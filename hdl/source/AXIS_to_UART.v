==> flow/design.v <==
`timescale 1ns / 1ps
module AXIS_to_UART
#(
    parameter CLK_FREQ = 100,        
    parameter BIT_RATE = 115200,     
    parameter BIT_PER_WORD = 8,      
    parameter PARITY_BIT = 0,        
    parameter STOP_BITS_NUM = 1      
)
(
    input  aclk, aresetn,
    input  [7:0] in_tdata,
    input  in_tvalid,
    output in_tready,
    output  [7:0] out_tdata,
    output  out_tuser,
    output  out_tvalid,
    input RX,
    output TX   
    );
    AXIS_to_UART_TX
    #(
        .CLK_FREQ(CLK_FREQ),       
        .BIT_RATE(BIT_RATE),    
        .BIT_PER_WORD(BIT_PER_WORD),     
        .PARITY_BIT(PARITY_BIT),       
        .STOP_BITS_NUM(STOP_BITS_NUM)    
    )
    TX_Block
    (
        .aclk(aclk), 
        .aresetn(aresetn),
        .tdata(in_tdata), 
        .tvalid(in_tvalid),
        .tready(in_tready),
        .TX(TX)  
    );
    UART_RX_to_AXIS
    #(
        .CLK_FREQ(CLK_FREQ),       
        .BIT_RATE(BIT_RATE),    
        .BIT_PER_WORD(BIT_PER_WORD),     
        .PARITY_BIT(PARITY_BIT),       
        .STOP_BITS_NUM(STOP_BITS_NUM)    
    )
    RX_Block
    (
        .aclk(aclk), 
        .aresetn(aresetn),
        .tdata(out_tdata), 
        .tuser(out_tuser),
        .tvalid(out_tvalid),
        .RX(RX)    
    );    
endmodule
`timescale 1ns / 1ps
module AXIS_to_UART_TX
#(
    parameter int CLK_FREQ = 100,        
    parameter int BIT_RATE = 115200,     
    parameter int BIT_PER_WORD = 8,      
    parameter int PARITY_BIT = 0,        
    parameter int STOP_BITS_NUM = 1      
)
(
    input  logic aclk, aresetn,
    input  logic [7:0] tdata,
    input  logic tvalid,
    output logic tready,
    output logic TX     
);
enum logic[2:0] {IDLE, START, DATA, PARITY, STOP1, STOP2} State, Next_State;
localparam int Cycle_per_Period = CLK_FREQ * (10**6) / BIT_RATE;
logic [17:0] Clk_Count;
logic Clk_Count_En, Clk_Count_Done;
logic [3:0] Bit_Count;
logic Bit_Count_Done;
logic [BIT_PER_WORD-1:0] Data;
logic Parity_Value, Uart_Out;
always_ff @(posedge aclk)
    if(!aresetn)
        Data <= 'b0;
    else if (tvalid && tready)
        Data <= tdata;
always_comb 
    unique case(PARITY_BIT) 
        0: Parity_Value = 'b0;
        1: Parity_Value = ~(^Data[BIT_PER_WORD-1:0]);   
        2: Parity_Value = ^Data[BIT_PER_WORD-1:0]; 
    endcase       
always_ff @(posedge aclk) begin
    if(!aresetn)
        Clk_Count <= 'b0;
    else if(Clk_Count_En) begin
        Clk_Count <= Clk_Count + 1;
        if (Clk_Count == Cycle_per_Period)
            Clk_Count <= 'b0;
    end    
end        
assign Clk_Count_Done = (Clk_Count == Cycle_per_Period) ? 1'b1 : 1'b0; 
always_ff @(posedge aclk) begin
    if(!aresetn)
        Bit_Count <= 'b0;
    else if(Clk_Count_Done && State == DATA) begin
        Bit_Count <= Bit_Count + 1;
        if (Bit_Count == BIT_PER_WORD-1)
            Bit_Count <= 'b0;
    end    
end        
assign Bit_Count_Done = (Bit_Count == BIT_PER_WORD-1 && Clk_Count_Done) ? 1'b1 : 1'b0; 
always_ff @(posedge aclk) begin
    if(!aresetn)
        TX <= 'b1;
    else 
        TX <= Uart_Out;        
end        
assign tready = (State == IDLE) ? 1'b1 : 1'b0;
always_ff @(posedge aclk) 
    if(!aresetn)
        State <= IDLE;
    else
        State <= Next_State;
always_comb
    unique case(State)
        IDLE: begin
            Clk_Count_En = 1'b0;
            Uart_Out = 1'b1;
        end
        START: begin
            Clk_Count_En = 1'b1;
            Uart_Out = 1'b0;
        end
        DATA: begin
            Clk_Count_En = 1'b1;
            Uart_Out = Data[Bit_Count];
        end
        PARITY: begin
            Clk_Count_En = 1'b1;
            Uart_Out = Parity_Value;
        end
        STOP1, STOP2: begin
            Clk_Count_En = 1'b1;
            Uart_Out = 1'b1;
        end
    endcase
always_comb
    unique case(State)
        IDLE:  
            Next_State = (tvalid) ? START : IDLE;
        START:  
            Next_State = (Clk_Count_Done) ? DATA : START; 
        DATA:  
            if (Bit_Count_Done)
                if (PARITY_BIT)
                    Next_State = PARITY;
                else
                    Next_State = STOP1;  
            else
                Next_State = DATA; 
        PARITY:  
            Next_State = (Clk_Count_Done) ? STOP1 : PARITY; 
        STOP1:  
            if (Clk_Count_Done)
                if (STOP_BITS_NUM == 1)
                    Next_State = IDLE;
                else
                    Next_State = STOP2;  
            else
                Next_State = STOP1; 
        STOP2:  
            Next_State = (Clk_Count_Done) ? IDLE : STOP2;        
    endcase
endmodule
`timescale 1ns / 1ps
module UART_RX_to_AXIS
#(
    parameter int CLK_FREQ = 100,        
    parameter int BIT_RATE = 115200,     
    parameter int BIT_PER_WORD = 8,      
    parameter int PARITY_BIT = 0,        
    parameter int STOP_BITS_NUM = 1      
)
(
    input  logic aclk, aresetn,
    output logic [7:0] tdata,
	output logic tuser, tvalid,
    input logic RX    
);
enum logic[2:0] {IDLE, START, DATA, PARITY, STOP1, STOP2, OUT_RDY} State, Next_State;
localparam int Cycle_per_Period = CLK_FREQ * (10**6) / BIT_RATE;
localparam int Cycle_per_Period_Half = Cycle_per_Period/2;
logic RX_Falling;
logic [1:0] RX_Falling_Reg;
logic [17:0] Clk_Count, Clk_Count_Max;
logic Clk_Count_En, Clk_Count_Done;
logic [3:0] Bit_Count;
logic Bit_Count_Done;
logic [BIT_PER_WORD-1:0] Data_Shift_Reg;
logic Parity_Err;
always_ff @(posedge aclk) begin
    if(!aresetn)
        RX_Falling_Reg <= 'b1;
    else
        RX_Falling_Reg <= {RX_Falling_Reg[0], RX};  
end        
assign RX_Falling = RX_Falling_Reg[1] & ~RX_Falling_Reg[0];      
always_ff @(posedge aclk) begin
    if(!aresetn)
        Clk_Count <= 'b0;
    else if(Clk_Count_En) begin
        Clk_Count <= Clk_Count + 1;
        if (Clk_Count == Clk_Count_Max)
            Clk_Count <= 'b0;
    end    
end        
assign Clk_Count_Done = (Clk_Count == Clk_Count_Max) ? 1'b1 : 1'b0; 
always_ff @(posedge aclk) begin
    if(!aresetn)
        Bit_Count <= 'b0;
    else if(Clk_Count_Done && State == DATA) begin
        Bit_Count <= Bit_Count + 1;
        if (Bit_Count == BIT_PER_WORD-1)
            Bit_Count <= 'b0;
    end    
end        
assign Bit_Count_Done = (Bit_Count == BIT_PER_WORD-1 && Clk_Count_Done) ? 1'b1 : 1'b0; 
always_ff @(posedge aclk) begin
    if(!aresetn)
        Data_Shift_Reg <= 'b0;
    else if(Clk_Count_Done && State == DATA) 
        Data_Shift_Reg <= {RX, Data_Shift_Reg[BIT_PER_WORD-1:1]};        
end        
assign tdata = Data_Shift_Reg;
assign tuser = Parity_Err;
assign tvalid = (State == OUT_RDY) ? 1'b1 : 1'b0;
always_ff @(posedge aclk) begin
    if(!aresetn)
        Parity_Err <= 'b0;
    else if(Clk_Count_Done && State == PARITY)
        unique case(PARITY_BIT) 
            0: Parity_Err <= 'b0;
            1: Parity_Err <= ~(^{Data_Shift_Reg[BIT_PER_WORD-1:0], RX});   
            2: Parity_Err <= ^{Data_Shift_Reg[BIT_PER_WORD-1:0], RX}; 
        endcase       
end        
always_ff @(posedge aclk) 
    if(!aresetn)
        State <= IDLE;
    else
        State <= Next_State;
always_comb
    unique case(State)
        IDLE, OUT_RDY: begin
            Clk_Count_En = 1'b0;
            Clk_Count_Max = Cycle_per_Period;
        end
        START: begin
            Clk_Count_En = 1'b1;
            Clk_Count_Max = Cycle_per_Period_Half;
        end
        DATA, PARITY, STOP1, STOP2: begin
            Clk_Count_En = 1'b1;
            Clk_Count_Max = Cycle_per_Period;
        end
    endcase
always_comb
    unique case(State)
        IDLE:  
            Next_State = (RX_Falling) ? START : IDLE;
        START:  
            Next_State = (Clk_Count_Done) ? DATA : START; 
        DATA:  
            if (Bit_Count_Done)
                if (PARITY_BIT)
                    Next_State = PARITY;
                else
                    Next_State = STOP1;  
            else
                Next_State = DATA; 
        PARITY:  
            Next_State = (Clk_Count_Done) ? STOP1 : PARITY; 
        STOP1:  
            if (Clk_Count_Done)
                if (STOP_BITS_NUM == 1)
                    Next_State = OUT_RDY;
                else
                    Next_State = STOP2;  
            else
                Next_State = STOP1; 
        STOP2:  
            Next_State = (Clk_Count_Done) ? OUT_RDY : STOP2;
        OUT_RDY:  
            Next_State = IDLE;
    endcase
endmodule
==> Step by step through the tools: AXIS_to_UART <==
The steps from the RTL of AXIS_to_UART to its reports follow in flow order.
Line numbers count from 1 in the design file above.
Operators: Yosys type, input widths -> output width; for muxes data width and select width s.
{ "setup": {"top_module": "AXIS_to_UART", "clock_port": "aclk", "cell_library": "sky130hd", "corner": "tt_025C_1v80"} }

==> After elaboration <==
Counts by Yosys on the flattened word-level netlist (proc, flatten, opt, wreduce; memories kept). Register bits leave out memories and registers merged into their read ports (data or address); mux counts leave out enables and synchronous resets folded into registers. Print and check cells are left out.
{ "bits": {"in_bits": 12, "ff_bits": 69, "out_inout_bits": 12, "wordCells": 73} }
{ "classes": {"n_mux": 28, "add_sub_neg": 4, "equal": 15, "n_logic": 2, "n_reduce_logical": 13, "n_shift": 1} }
{ "ops": {"columns": ["operator", "count"], "rows": [
  ["$add 18x1->18 const B", 2],
  ["$pmux 18 s2", 1],
  ["$mux 18", 2],
  ["$pmux 3 s7", 1],
  ["$eq 18x10->1 const B", 1],
  ["$eq 18x18->1", 1],
  ["$pmux 3 s6", 1],
  ["$mux 3", 6],
  ["$eq 3x3->1 const B", 5],
  ["$eq 3x2->1 const B", 4],
  ["$reduce_or 5->1", 2],
  ["$add 4x1->4 const B", 2],
  ["$eq 4x3->1 const B", 2],
  ["$shiftx 8x4->1", 1],
  ["$mux 4", 2],
  ["$mux 2", 4],
  ["$mux 1", 8],
  ["$eq 3x1->1 const B", 2],
  ["$logic_not 3->1", 2],
  ["$reduce_or 6->1", 1],
  ["$logic_and 1x1->1", 5],
  ["$reduce_or 2->1", 2],
  ["$pmux 1 s2", 2],
  ["$reduce_or 3->1", 1],
  ["$pmux 1 s3", 1],
  ["$and 1x1->1", 1],
  ["$not 1->1", 1]
]} }

==> Logic depth <==
Longest topological path by Yosys (ltp), each cell counted once; first at word level (registers and memories cut), then after technology mapping (sequential cells cut; the memories' decode and read muxes count).
{ "depth": {"ltp_word": 9, "ABC_AREA": 0, "mapped_depth": 9, "ltp_nobuf": 7} }

==> Synthesis result <==
Yosys stat after the flow's synthesis: flattened, memories mapped to cells. It holds for the ABC_AREA given above (unset counts as 0); a run with the other value may have another netlist.
The area totals of this step are shown rounded.
{ "synth_totals": {"synth_area_um2": 3403, "mapped_cells": 396, "flip_flops": 76, "buf_cells": 19, "seqArea_um2": 1521} }
{ "types": {"columns": ["type", "count", "type_area_um2"], "rows": [
  ["sky130_fd_sc_hd__dfxtp_1", 76, 1.52E+03],
  ["sky130_fd_sc_hd__nand3_1", 38, 190.182],
  ["sky130_fd_sc_hd__nand2_1", 47, 176.419],
  ["sky130_fd_sc_hd__nor2_1", 39, 146.39],
  ["sky130_fd_sc_hd__xnor2_1", 13, 113.859],
  ["sky130_fd_sc_hd__xor2_1", 13, 113.859],
  ["sky130_fd_sc_hd__o21ai_0", 19, 95.091],
  ["sky130_fd_sc_hd__a21boi_0", 12, 90.086],
  ["sky130_fd_sc_hd__nand4_1", 12, 75.072],
  ["sky130_fd_sc_hd__and3_1", 11, 68.816],
  ["sky130_fd_sc_hd__ha_1", 5, 62.56],
  ["sky130_fd_sc_hd__clkbuf_1", 14, 52.55],
  ["sky130_fd_sc_hd__nor4bb_1", 5, 50.048],
  ["sky130_fd_sc_hd__a21oi_1", 9, 45.043],
  ["sky130_fd_sc_hd__mux4_2", 2, 45.043],
  ["sky130_fd_sc_hd__and2_1", 6, 37.536],
  ["sky130_fd_sc_hd__nor4_1", 6, 37.536],
  ["sky130_fd_sc_hd__inv_1", 9, 33.782]
]} }
Other cell types: 33; their cells: 60.
The figures by module come from a second, unflattened synthesis with its own total; it is not the netlist above.
{ "unflattened": {"hier_cells": 402, "hier_area_um2": 3661} }
Each row is one instance without its submodules.
{ "by_module": {"columns": ["module", "instances", "area_um2", "mod_seq_area_um2", "n_cells"], "rows": [
  ["UART_RX_to_AXIS", 1, 1941, 780.7, 205],
  ["AXIS_to_UART_TX", 1, 1720, 740.7, 197],
  ["AXIS_to_UART", 1, 0.0, 0.0, 0]
]} }

==> Worst setup path after synthesis <==
OpenSTA on the mapped netlist: ideal clock, no wires. The path of least setup slack (recovery checks aside). Input and output delay are each 20% of the period. Register names are those of the netlist, which keeps one name where synthesis merged equal registers.
{ "synth_path": {"path_kind": "reg-to-reg", "startpoint": "reg TX_Block.Clk_Count[0]", "endpoint": "reg TX_Block.Clk_Count[0]", "stages": 10, "required_time_ns": 4.483, "setup_time_ns": 0.117, "arrival_time_ns": 1.870, "path_delay_ns": 1.987, "setup_slack_ns": 2.613, "tclk_ns": 4.6, "path_buffers": 2, "t_first_pin_ns": 0.000, "period_less_setup_slack_ns": 1.987} }
"path_delay_ns" is the arrival time less input delay plus setup time.
"stages": output pins that drive a net of the path, with the launching flip-flop's if there is one; two outputs of one cell count as two.
"period_less_setup_slack_ns" is the clock period less the worst setup slack; recovery checks do not enter. This is arithmetic on one report: input and output delays are still those of the set period (20% each).
The rows between start and end are the longest chain of elaborated cells between them; the timing report does not say that the signal goes this way. Where chains are equally long, one stands for them.
A line is the first line of the expression or statement that the cell stems from. Yosys adds cells for indexed reads and writes and turns some case tables into memories.
At most two assigning lines are given for a register; there are more.
{ "synth_via": {"cell_sequence": "sky130_fd_sc_hd__dfxtp_1 sky130_fd_sc_hd__inv_1 sky130_fd_sc_hd__ha_1 sky130_fd_sc_hd__nor4b_1 sky130_fd_sc_hd__nand2_1 sky130_fd_sc_hd__or4_4 sky130_fd_sc_hd__buf_6 sky130_fd_sc_hd__o21ai_2 sky130_fd_sc_hd__buf_2 sky130_fd_sc_hd__nor2_1", "elab_chain_cells": 2, "cells_between": 3, "classes_between": "1 x add/sub; 1 x eq/ne; 1 x mux"} }
{ "synth_lines": {"columns": ["item", "line_no", "text"], "rows": [
  ["from (decl)", 74, "logic [17:0] Clk_Count;"],
  ["from (assign)", 93, "Clk_Count <= 'b0;"],
  ["from (assign)", 95, "Clk_Count <= Clk_Count + 1;"],
  ["$add 18x1->18", 95, null],
  ["$mux 18", 96, "if (Clk_Count == Cycle_per_Period)"],
  ["to (assign)", 95, null],
  ["to (assign)", 97, "Clk_Count <= 'b0;"],
  ["to (decl)", 74, null]
]} }

==> Path in the finished layout <==
Path of least setup slack in the final report of job 1 (OpenROAD, finished layout, wires in). Where an end is a register, its clock arrival counts in the times.
{ "layout_path": {"path_kind": "reg-to-reg", "startpoint": "reg TX_Block.Clk_Count[0]", "endpoint": "reg TX_Block.Clk_Count[0]", "setup_time_ns": 0.11, "path_buffers": 2, "tclk_ns": 1.86, "stages": 10, "t_first_pin_ns": 0.33, "required_time_ns": 2.08, "setup_slack_ns": -0.15, "arrival_time_ns": 2.23} }
The rows between start and end are the longest chain of elaborated cells between them; the timing report does not say that the signal goes this way. Where chains are equally long, one stands for them.
At most two assigning lines are given for a register; there are more.
{ "layout_via": {"cell_sequence": "sky130_fd_sc_hd__dfxtp_2 sky130_fd_sc_hd__inv_2 sky130_fd_sc_hd__ha_4 sky130_fd_sc_hd__nor4b_4 sky130_fd_sc_hd__nand2_1 sky130_fd_sc_hd__or4_4 sky130_fd_sc_hd__buf_4 sky130_fd_sc_hd__o21ai_4 sky130_fd_sc_hd__buf_4 sky130_fd_sc_hd__nor2_1", "elab_chain_cells": 2, "cells_between": 3, "classes_between": "1 x add/sub; 1 x eq/ne; 1 x mux"} }
{ "layout_lines": {"columns": ["item", "line_no", "text"], "rows": [
  ["from (decl)", 74, "logic [17:0] Clk_Count;"],
  ["from (assign)", 93, "Clk_Count <= 'b0;"],
  ["from (assign)", 95, "Clk_Count <= Clk_Count + 1;"],
  ["$add 18x1->18", 95, null],
  ["$mux 18", 96, "if (Clk_Count == Cycle_per_Period)"],
  ["to (assign)", 95, null],
  ["to (assign)", 97, "Clk_Count <= 'b0;"],
  ["to (decl)", 74, null]
]} }

==> results <==
Below are 2 stored runs of the flow (Yosys, OpenROAD; platform sky130hd) on AXIS_to_UART, each with its settings and what was measured, unordered. Constraints: input delay and output delay 20% of the set period each, output load 0.01 pF.
"achieved period": clock period set for the run, less the worst setup slack. It is reckoned from that one timing run; input and output delays stay at 20% of the period that was set.
"allowed time less slack (worst setup path)" = time allowed to the worst setup path (clock period - input delay - output delay, where it has them) - its slack; a late launch clock adds to it, a late capture clock takes from it.
Results are given in rounded form.

==> job 1: settings <==
{ "period_ns": 1.86, "CORE_UTILIZATION": 28, "SETUP_SLACK_MARGIN": -0.18, "PLACE_DENSITY_LB_ADDON": 0.26, "CORE_MARGIN": 5, "GPL_TIMING_DRIVEN": 0, "GPL_ROUTABILITY_DRIVEN": 0, "CTS_CLUSTER_SIZE": 33, "CAP_MARGIN": 20, "SLEW_MARGIN": 20 }
==> job 1: results <==
chip area after synthesis (Yosys): 3403 sq um
die size: 14460 sq um
standard-cell area after routing: 4187 sq um
worst setup slack after layout: -0.150 ns
total negative setup slack: -3.175 ns
smallest hold slack: 0.460 ns
achieved period: 2.010 ns
allowed time less slack (worst setup path): 2.01 ns
type of the worst setup path: reg-to-reg

==> job 2: settings <==
{ "period_ns": 1.37, "CORE_UTILIZATION": 31, "SETUP_SLACK_MARGIN": 0.29, "PLACE_DENSITY_LB_ADDON": 0.3, "TNS_END_PERCENT": 50, "GPL_ROUTABILITY_DRIVEN": 0, "CTS_CLUSTER_SIZE": 65, "CTS_CLUSTER_DIAMETER": 76, "SLEW_MARGIN": 10, "MAX_ROUTING_LAYER": "met5", "CAP_MARGIN": 20, "CORE_MARGIN": 2 }
==> job 2: results <==
chip area after synthesis (Yosys): 3403 sq um
die size: 11830 sq um
standard-cell area after routing: 5062 sq um
worst setup slack after layout: -0.550 ns
total negative setup slack: -24.29 ns
smallest hold slack: 0.306 ns
achieved period: 1.920 ns
allowed time less slack (worst setup path): 1.92 ns
type of the worst setup path: reg-to-reg
